==> flow/design.v <==
module TrafficGone(CLK, Reset, A_Traffic,state, B_Traffic,Traffic_gone,Traffic_Back );
input A_Traffic, B_Traffic, CLK, Reset;
input [2:0]state;
parameter init_state = 0, A_state = 1, B_state = 2, A_is_green = 3, B_is_green = 4, Blink_state=5;
output reg [6:0] Traffic_gone;
output reg [3:0]Traffic_Back;
always@(posedge CLK)
begin
if(Reset==1)
begin
	Traffic_gone <= 0;
	Traffic_Back <= 0;
end
else
begin
	if(B_Traffic == 0 && A_Traffic == 0)  
		Traffic_gone <= Traffic_gone + 1;
	else
		Traffic_gone <= 0;
	if((A_Traffic == 1 || B_Traffic ==1) && state == Blink_state )   
		Traffic_Back <= Traffic_Back + 1;
	else
		Traffic_Back <= 0;
end
end
endmodule
module TrafficStop(CLK, Reset, A_Traffic, B_Traffic, state, Traffic_stop );
input A_Traffic, B_Traffic, CLK, Reset;
input [2:0] state;
parameter init_state = 0, A_state = 1, B_state = 2, A_is_green = 3, B_is_green = 4, Blink_state=5;
output reg [9:0] Traffic_stop;
always@(posedge CLK)
begin
if(Reset==1)
	Traffic_stop <= 0;
else
begin
	if((A_Traffic == 1 && state == A_state )|| (B_Traffic == 1 && state == B_state))  
		Traffic_stop <= Traffic_stop + 1;
	else
		Traffic_stop <= 0;
end
end
endmodule
module Traffic_light (CLK, R, A, B, A_Traffic, B_Traffic, A_Time_L, A_Time_H, B_Time_L, B_Time_H, A_Light, B_Light);
input CLK, R, A, B, A_Traffic, B_Traffic;
output reg [3:0]  A_Time_L, A_Time_H, B_Time_L, B_Time_H;
output reg A_Light, B_Light;
reg [2:0] state ;
parameter init_state = 0, A_state = 1, B_state = 2, A_is_green = 3, B_is_green = 4, Blink_state=5;
reg [6:0] cntA, cntB;  
wire [9:0] Traffic_stop;  
reg	[2:0] Traffic_cnt;  
wire [6:0] Traffic_gone;  
wire [3:0] Traffic_Back;  
reg Reset;
TrafficStop TS(CLK, Reset, A_Traffic, B_Traffic, state, Traffic_stop);
TrafficGone TG(CLK, Reset, A_Traffic,state, B_Traffic,Traffic_gone,Traffic_Back );
always @(posedge CLK)
begin
	if(R == 1)
	begin
		state <= init_state;
		Reset <= 1;
	end
	else  
	begin
		case(state)
			init_state:   
			begin
				cntA <= 0;
				cntB <= 0;
				A_Time_L <= 9;
				A_Time_H <= 8;
				B_Time_L <= 9;
				B_Time_H <= 8;
				Traffic_cnt <= 0;
				Reset <= 0;
				state <= A_state;
			end
			A_state:  
			begin
				if(A == 1)  
					state <= A_is_green; 
				else if(B == 1)  
					state <= B_is_green; 
				else if(cntA < 89 && (Traffic_cnt < 5) )  
				begin
					if(Traffic_stop < 10 )  
					begin
						if(A_Time_L == 0)
							A_Time_L <= 9;
						else
							A_Time_L <= A_Time_L - 1;
						if( A_Time_L == 0)
							A_Time_H <= A_Time_H - 1;
						if(B_Time_L == 0)
							B_Time_L <= 9;
						else
							B_Time_L <= B_Time_L - 1;
						if( B_Time_L == 0)
							B_Time_H <= B_Time_H - 1;
						cntA <= cntA + 1;
					end
					A_Light <= 1;
					B_Light <= 0;
					cntB <= 0;
					state <= A_state;
					if(A_Traffic == 0 && B_Traffic == 1)  
						Traffic_cnt <= Traffic_cnt + 1;
					else
						Traffic_cnt <= 0;
					if(Traffic_gone == 123)  
					begin
						A_Time_L <= 4'b1111;
						A_Time_H <= 4'b1111;
						B_Time_L <= 4'b1111;
						B_Time_H <= 4'b1111;
						state <= Blink_state;
					end						
				end
				else  
				begin
					Traffic_cnt <= 0;
					B_Light <= 1;
					A_Light<= 0;
					if(Traffic_gone == 125)
					begin
						state <= Blink_state;
						B_Time_L <= 4'b1111;
						B_Time_H <= 4'b1111;
						A_Time_L <= 4'b1111;
						A_Time_H <= 4'b1111;
					end
					else  
					begin
						state <= B_state;
						B_Time_L <= 9;
						B_Time_H <= 2;
						A_Time_L <= 9;
						A_Time_H <= 2;
					end
				end
			end	
			B_state:	 
			begin
				if(A == 1) 
			     	state <= A_is_green; 
				  else if(B == 1) 
				     state <= B_is_green; 
				else if(cntB < 29 && Traffic_cnt < 5)
				begin
					if(Traffic_stop < 10 )  
					begin
						if(A_Time_L == 0)
							A_Time_L <= 9;
						else
							A_Time_L <= A_Time_L - 1;
						if( A_Time_L == 0)
							A_Time_H <= A_Time_H - 1;
						if(B_Time_L == 0)
							B_Time_L <= 9;
						else
							B_Time_L <= B_Time_L - 1;
						if( B_Time_L == 0)
							B_Time_H <= B_Time_H - 1;
						cntB <= cntB + 1;
					end
					A_Light <= 0;
					B_Light <= 1;
					cntA <= 0;
					state <= B_state;
					if(A_Traffic == 1 && B_Traffic == 0)  
						Traffic_cnt <= Traffic_cnt + 1;
					else
						Traffic_cnt <= 0;
					if(Traffic_gone == 125)  
					begin
						A_Time_L <= 4'b1111;
						A_Time_H <= 4'b1111;
						B_Time_L <= 4'b1111;
						B_Time_H <= 4'b1111;
						state <= Blink_state;
					end							
				end
				else 
				begin
					Traffic_cnt <= 0;
					B_Light <= 0;
					A_Light<= 1;
					if(Traffic_gone == 125)
					begin
						state <= Blink_state;
						B_Time_L <= 4'b1111;
						B_Time_H <= 4'b1111;
						A_Time_L <= 4'b1111;
						A_Time_H <= 4'b1111;
					end
					else  
					begin
						state <= A_state;
						B_Time_L <= 9;
						B_Time_H <= 8;
						A_Time_L <= 9;
						A_Time_H <= 8;
					end
				end		
			end
			A_is_green:  
			begin
				A_Light = 1;
				B_Light = 0;
				A_Time_L <= 4'b1111;
				A_Time_H <= 4'b1111;
				B_Time_L <= 4'b1111;
				B_Time_H <= 4'b1111;
				if(R == 1)  
				begin
				 state <= init_state; 
				end
				else if(B == 1) 
				     state <= B_is_green;  
			end
			B_is_green:  
			begin
				A_Light <= 0;
				B_Light <= 1;
				A_Time_L <= 4'b1111;
				A_Time_H <= 4'b1111;
				B_Time_L <= 4'b1111;
				B_Time_H <= 4'b1111;
				if(R == 1)  
				begin
					state <= init_state; 
				end
				else if(A == 1)
				   state <= A_is_green;   
			end
			Blink_state:  
			begin
				if(A == 1) 
				    state <= A_is_green; 
				else if(B == 1) 
				    state <= B_is_green; 
				else 
				begin
					A_Light <= !A_Light;  
					B_Light <= !B_Light;   
					if(Traffic_Back == 4)  
					begin
						state <= init_state;
					end
				end 
			end
		endcase
	end
end
endmodule
# [Tool chain data of Traffic_light]
# The steps from the RTL of Traffic_light to its reports follow in flow order.
# Lines are those of the file above, counted from 1.
# Operators carry their Yosys type and port widths (W data, S select, Z words).
# Library cell names are shortened.
# A cell with n/a has no value.
[setup] design="Traffic_light" clock="CLK" library="sky130hd" lib_corner="tt_025C_1v80"

# [Word-level counts]
# Yosys after proc, flatten, opt, wreduce and memory -nomap, before mapping. Memory bits, and registers merged into a memory's read port (data or address), are not among the register bits. Print and check cells are not counted. Equal cells are merged and count once.
[word_totals] reg_bits=60 out_inout_bits=18 input_bits=6 elab_cells=189
[op_classes] n_addsub=10 n_eq=21 reduce_and_logical=29 compare=4 muxes=105 logic=6
[op_table] op="$mux W4" n=41
[op_table] op="$mux W7" n=14
[op_table] op="$mux W3" n=24
[op_table] op="$pmux W4 S4" n=4
[op_table] op="$pmux W7 S3" n=2
[op_table] op="$ne A2 B2 Y1 const B" n=12
[op_table] op="$add A7 B1 Y7 const B" n=3
[op_table] op="$reduce_and A9 Y1" n=2
[op_table] op="$pmux W3 S6" n=1
[op_table] op="$sub A4 B1 Y4 const B" n=4
[op_table] op="$mux W1" n=16
[op_table] op="$eq A7 B7 Y1 const B" n=2
[op_table] op="$reduce_and A6 Y1" n=2
[op_table] op="$add A10 B1 Y10 const B" n=1
[op_table] op="$lt A10 B4 Y1 const B" n=1
[op_table] op="$pmux W1 S5" n=2
[op_table] op="$pmux W3 S3" n=1
[op_table] op="$logic_and A1 B1 Y1" n=8
[op_table] op="$reduce_or A2 Y1" n=4
[op_table] op="$logic_not A4 Y1" n=2
[op_table] op="$reduce_and A8 Y1" n=1
[op_table] op="$lt A7 B5 Y1 const B" n=1
[op_table] op="$lt A7 B7 Y1 const B" n=1
[op_table] op="$not A1 Y1" n=6
[op_table] op="$eq A3 B2 Y1 const B" n=2
[op_table] op="$eq A3 B3 Y1 const B" n=2
[op_table] op="$reduce_bool A6 Y1" n=1
[op_table] op="$reduce_bool A5 Y1" n=1
# Other operator kinds: 12; their cells: 14.

# [Longest topological paths]
# Yosys ltp: most cells in a row. Word level: on the elaborated netlist, between registers, memories and ports. Mapped: between sequential cells and ports; inverters and the memories' decode and read muxes count.
[depth] depth_word=8 abc_area=0 ltp_mapped=8 ltp_nobuf=7

# [Netlist]
# Yosys stat after the flow's synthesis: flattened, memories mapped to cells. It holds for the ABC_AREA given above (unset counts as 0); a run with the other value may have another netlist.
[by_type] cell_type="edfxtp_1" n=35 area_total_um2=1.05E+03
[by_type] cell_type="dfxtp_1" n=28 area_total_um2=560.538
[by_type] cell_type="nor2_1" n=44 area_total_um2=165.158
[by_type] cell_type="xnor2_1" n=18 area_total_um2=157.651
[by_type] cell_type="xor2_1" n=17 area_total_um2=148.893
[by_type] cell_type="ha_1" n=10 area_total_um2=125.12
[by_type] cell_type="o21ai_0" n=24 area_total_um2=120.115
[by_type] cell_type="nand3_1" n=18 area_total_um2=90.086
[by_type] cell_type="and3_1" n=11 area_total_um2=68.816
[by_type] cell_type="a21oi_1" n=13 area_total_um2=65.062
[by_type] cell_type="and2_1" n=10 area_total_um2=62.56
[by_type] cell_type="inv_1" n=16 area_total_um2=60.058
[by_type] cell_type="or3_1" n=9 area_total_um2=56.304
[by_type] cell_type="nand2_1" n=11 area_total_um2=41.29
[by_type] cell_type="nor3_1" n=7 area_total_um2=35.034
[by_type] cell_type="clkbuf_1" n=9 area_total_um2=33.782
[by_type] cell_type="a22oi_1" n=3 area_total_um2=22.522
[by_type] cell_type="nor4_4" n=1 area_total_um2=21.27
# Not listed: further types 29, cells in them 45.
[mapped] synth_area_um2=3230.6 flip_flops=63 sequential_area_um2=1611.5 stdcells=329 buf_cells=10
# The figures by module come from a second, unflattened synthesis with its own total; it is not the netlist above.
[hier_totals] cells_unflattened=366 area_unflattened_um2=3429.5
# Each row is one instance without its submodules.
[modules] mod="Traffic_light" seq_area_um2=1131.1 instances=1 mod_area_um2=2582.5 n_cells=275
[modules] mod="TrafficStop" seq_area_um2=200.2 instances=1 mod_area_um2=426.7 n_cells=47
[modules] mod="TrafficGone" seq_area_um2=220.2 instances=1 mod_area_um2=420.4 n_cells=44

# [Worst setup path after synthesis]
# Source: OpenSTA report_checks on the synthesized netlist (no wires, ideal clock, input and output delay 20% of the period each), path of least setup slack; recovery checks are left aside. Register names are those of the netlist, which keeps one name where synthesis merged equal registers.
[synth_timing] path_kind="reg-to-reg" startpoint="register cntA[2]" endpoint="register A_Time_H[3]" arrival_time_ns=1.964 slack_ns=-0.080 delay_ns=2.250 stages=6 path_buffers=0 t_first_pin_ns=0.000 required_time_ns=1.884 clock_period_ns=2.17 setup_time_ns=0.286 synth_period_reached_ns=2.25
# "delay_ns" is the arrival time less input delay plus setup time.
# "stages": output pins that drive a net of the path, with the launching flip-flop's if there is one; two outputs of one cell count as two.
# "synth_period_reached_ns" is the clock period less the worst setup slack; recovery checks do not enter. This is arithmetic on one report: input and output delays are still those of the set period (20% each).
# Between the ends stands the longest chain of elaborated cells between them, by number of cells; it is not shown to be the way that was timed. Of several equally long chains one is given.
# Each line given opens the expression or statement behind the cell; cells for indexed reads and writes are added by Yosys, which also makes memories of some case tables.
# At most two assigning lines are given for a register; there are more.
[synth_between] cell_sequence="edfxtp_1 -> or3_1 -> a221oi_1 -> mux2_2 -> a21oi_1 -> o221ai_1" elab_chain_cells=6 cells_between=6 lines_between=4 classes_between="1 x compare; 4 x mux; 1 x reduce/logical"
[synth_rtl] item="from (decl)" line_no=51 rtl="reg [6:0] cntA, cntB;"
[synth_rtl] item="from (assign)" line_no=71 rtl="cntA <= 0;"
[synth_rtl] item="from (assign)" line_no=103 rtl="cntA <= cntA + 1;"
[synth_rtl] item="$lt A7 B7 Y1" line_no=87 rtl="else if(cntA < 89 && (Traffic_cnt < 5) )"
[synth_rtl] item="$logic_and A1 B1 Y1" line_no=87
[synth_rtl] item="$mux W4" line_no=87
[synth_rtl] item="$mux W4" line_no=85 rtl="else if(B == 1)"
[synth_rtl] item="$mux W4" line_no=83 rtl="if(A == 1)"
[synth_rtl] item="$pmux W4 S4" line_no=68 rtl="case(state)"
[synth_rtl] item="to (assign)" line_no=96 rtl="A_Time_H <= A_Time_H - 1;"
[synth_rtl] item="to (assign)" line_no=160 rtl="A_Time_H <= A_Time_H - 1;"
[synth_rtl] item="to (decl)" line_no=47 rtl="output reg [3:0]  A_Time_L, A_Time_H, B_Time_L, B_Time_H;"

# [Worst path after layout]
# From the final timing report of run 1: the path of least setup slack in the routed layout; clock arrival at registers is part of the times.
[layout_timing] path_kind="reg-to-reg" startpoint="register cntA[1]" endpoint="register B_Time_H[3]" slack_ns=0.31 path_buffers=0 arrival_time_ns=2.12 t_first_pin_ns=0.33 required_time_ns=2.43 stages=6 setup_time_ns=0.26 clock_period_ns=2.36
# Between the ends stands the longest chain of elaborated cells between them, by number of cells; it is not shown to be the way that was timed. Of several equally long chains one is given.
# At most two assigning lines are given for a register; there are more.
[layout_between] cell_sequence="edfxtp_1 -> or3_4 -> a221oi_4 -> mux2_4 -> a21oi_4 -> o221ai_2" elab_chain_cells=6 cells_between=6 lines_between=4 classes_between="1 x compare; 4 x mux; 1 x reduce/logical"
[layout_rtl] item="from (decl)" line_no=51 rtl="reg [6:0] cntA, cntB;"
[layout_rtl] item="from (assign)" line_no=71 rtl="cntA <= 0;"
[layout_rtl] item="from (assign)" line_no=103 rtl="cntA <= cntA + 1;"
[layout_rtl] item="$lt A7 B7 Y1" line_no=87 rtl="else if(cntA < 89 && (Traffic_cnt < 5) )"
[layout_rtl] item="$logic_and A1 B1 Y1" line_no=87
[layout_rtl] item="$mux W4" line_no=87
[layout_rtl] item="$mux W4" line_no=85 rtl="else if(B == 1)"
[layout_rtl] item="$mux W4" line_no=83 rtl="if(A == 1)"
[layout_rtl] item="$pmux W4 S4" line_no=68 rtl="case(state)"
[layout_rtl] item="to (assign)" line_no=102 rtl="B_Time_H <= B_Time_H - 1;"
[layout_rtl] item="to (assign)" line_no=166 rtl="B_Time_H <= B_Time_H - 1;"
[layout_rtl] item="to (decl)" line_no=47 rtl="output reg [3:0]  A_Time_L, A_Time_H, B_Time_L, B_Time_H;"

Stored flow runs of Traffic_light (2 of them; Yosys, OpenROAD, sky130hd). They differ in their settings and are not a sequence. Constraints: input delay and output delay 20% of the set period each, output load 0.01 pF.
"timing.achieved_period_ns": clock period set for the run, less the worst setup slack. It is reckoned from that one timing run; input and output delays stay at 20% of the period that was set.
"worst_path_time_ns" is the time allowed to the run's worst setup path (the clock period less input and output delay, where it has them) less its slack. Clock arrival times count: a late capture clock shortens it, a late launch clock lengthens it.
By "design_power_uw" is meant OpenSTA's value without simulated activity: inputs other than the clock are taken to toggle once in ten clock periods, and the tool carries that through the logic.

[flow] run 1: files
==> flow/run.sh <==
#!/bin/bash
# the make line also repeats the synthesis and layout settings of config.mk as NAME=value (left out here)
make -C /OpenROAD-flow-scripts/flow DESIGN_CONFIG=/design/flow/config.mk WORK_HOME=/design/flow/orfs CLKGATE_MAP_FILE= finish
==> flow/config.mk <==
export PLATFORM = sky130hd
export DESIGN_NAME = Traffic_light
export DESIGN_NICKNAME = Traffic_light
export VERILOG_FILES = /design/flow/design.v
export SDC_FILE = /design/flow/constraint.sdc
export NUM_CORES = 4
export LEC_CHECK = 0
export CAP_MARGIN = 20
export CORE_MARGIN = 2
export CORE_UTILIZATION = 40
export SETUP_SLACK_MARGIN = 0.51
export SLEW_MARGIN = 20
==> flow/constraint.sdc <==
create_clock -name core_clock -period 2.36 [get_ports {CLK}]
set_input_delay 0.4720 -clock core_clock [delete_from_list [all_inputs] [get_ports {CLK}]]
set_output_delay 0.4720 -clock core_clock [all_outputs]
set_load 0.01 [all_outputs]

[flow] run 1: metrics
[metrics] synth_chip_area_um2 = 3230.6
[metrics] worst_path_time_ns = 2.05
[metrics] critical_path_type = reg-to-reg
[metrics] dieArea_um2 = 8811.6
[metrics] layout_stdcell_area_um2 = 4124.0
[metrics] timing.achieved_period_ns = 2.049
[metrics] total_negative_slack_ns = 0.000
[metrics] design_power_uw = 2294
[metrics] worstSetupSlack_ns = 0.311
[metrics] finalUtil_pct = 53.1

[flow] run 2: files
==> flow/run.sh <==
#!/bin/bash
# the make line also repeats the synthesis and layout settings of config.mk as NAME=value (left out here)
make -C /OpenROAD-flow-scripts/flow DESIGN_CONFIG=/design/flow/config.mk WORK_HOME=/design/flow/orfs CLKGATE_MAP_FILE= finish
==> flow/config.mk <==
export PLATFORM = sky130hd
export DESIGN_NAME = Traffic_light
export DESIGN_NICKNAME = Traffic_light
export VERILOG_FILES = /design/flow/design.v
export SDC_FILE = /design/flow/constraint.sdc
export NUM_CORES = 4
export LEC_CHECK = 0
export CAP_MARGIN = 20
export CORE_ASPECT_RATIO = 1.14
export CORE_MARGIN = 2
export CORE_UTILIZATION = 71
export CTS_CLUSTER_SIZE = 56
export GPL_TIMING_DRIVEN = 1
export PLACE_DENSITY = 0.42
export SETUP_SLACK_MARGIN = 0.64
export SLEW_MARGIN = 0
==> flow/constraint.sdc <==
create_clock -name core_clock -period 2.41 [get_ports {CLK}]
set_input_delay 0.4820 -clock core_clock [delete_from_list [all_inputs] [get_ports {CLK}]]
set_output_delay 0.4820 -clock core_clock [all_outputs]
set_load 0.01 [all_outputs]

[flow] run 2: metrics
[metrics] synth_chip_area_um2 = 3230.6
[metrics] worst_path_time_ns = 2.20
[metrics] critical_path_type = reg-to-reg
[metrics] dieArea_um2 = 5106.6
[metrics] layout_stdcell_area_um2 = 4171.5
[metrics] timing.achieved_period_ns = 2.200
[metrics] total_negative_slack_ns = 0.000
[metrics] design_power_uw = 2527
[metrics] worstSetupSlack_ns = 0.210
[metrics] finalUtil_pct = 94.3
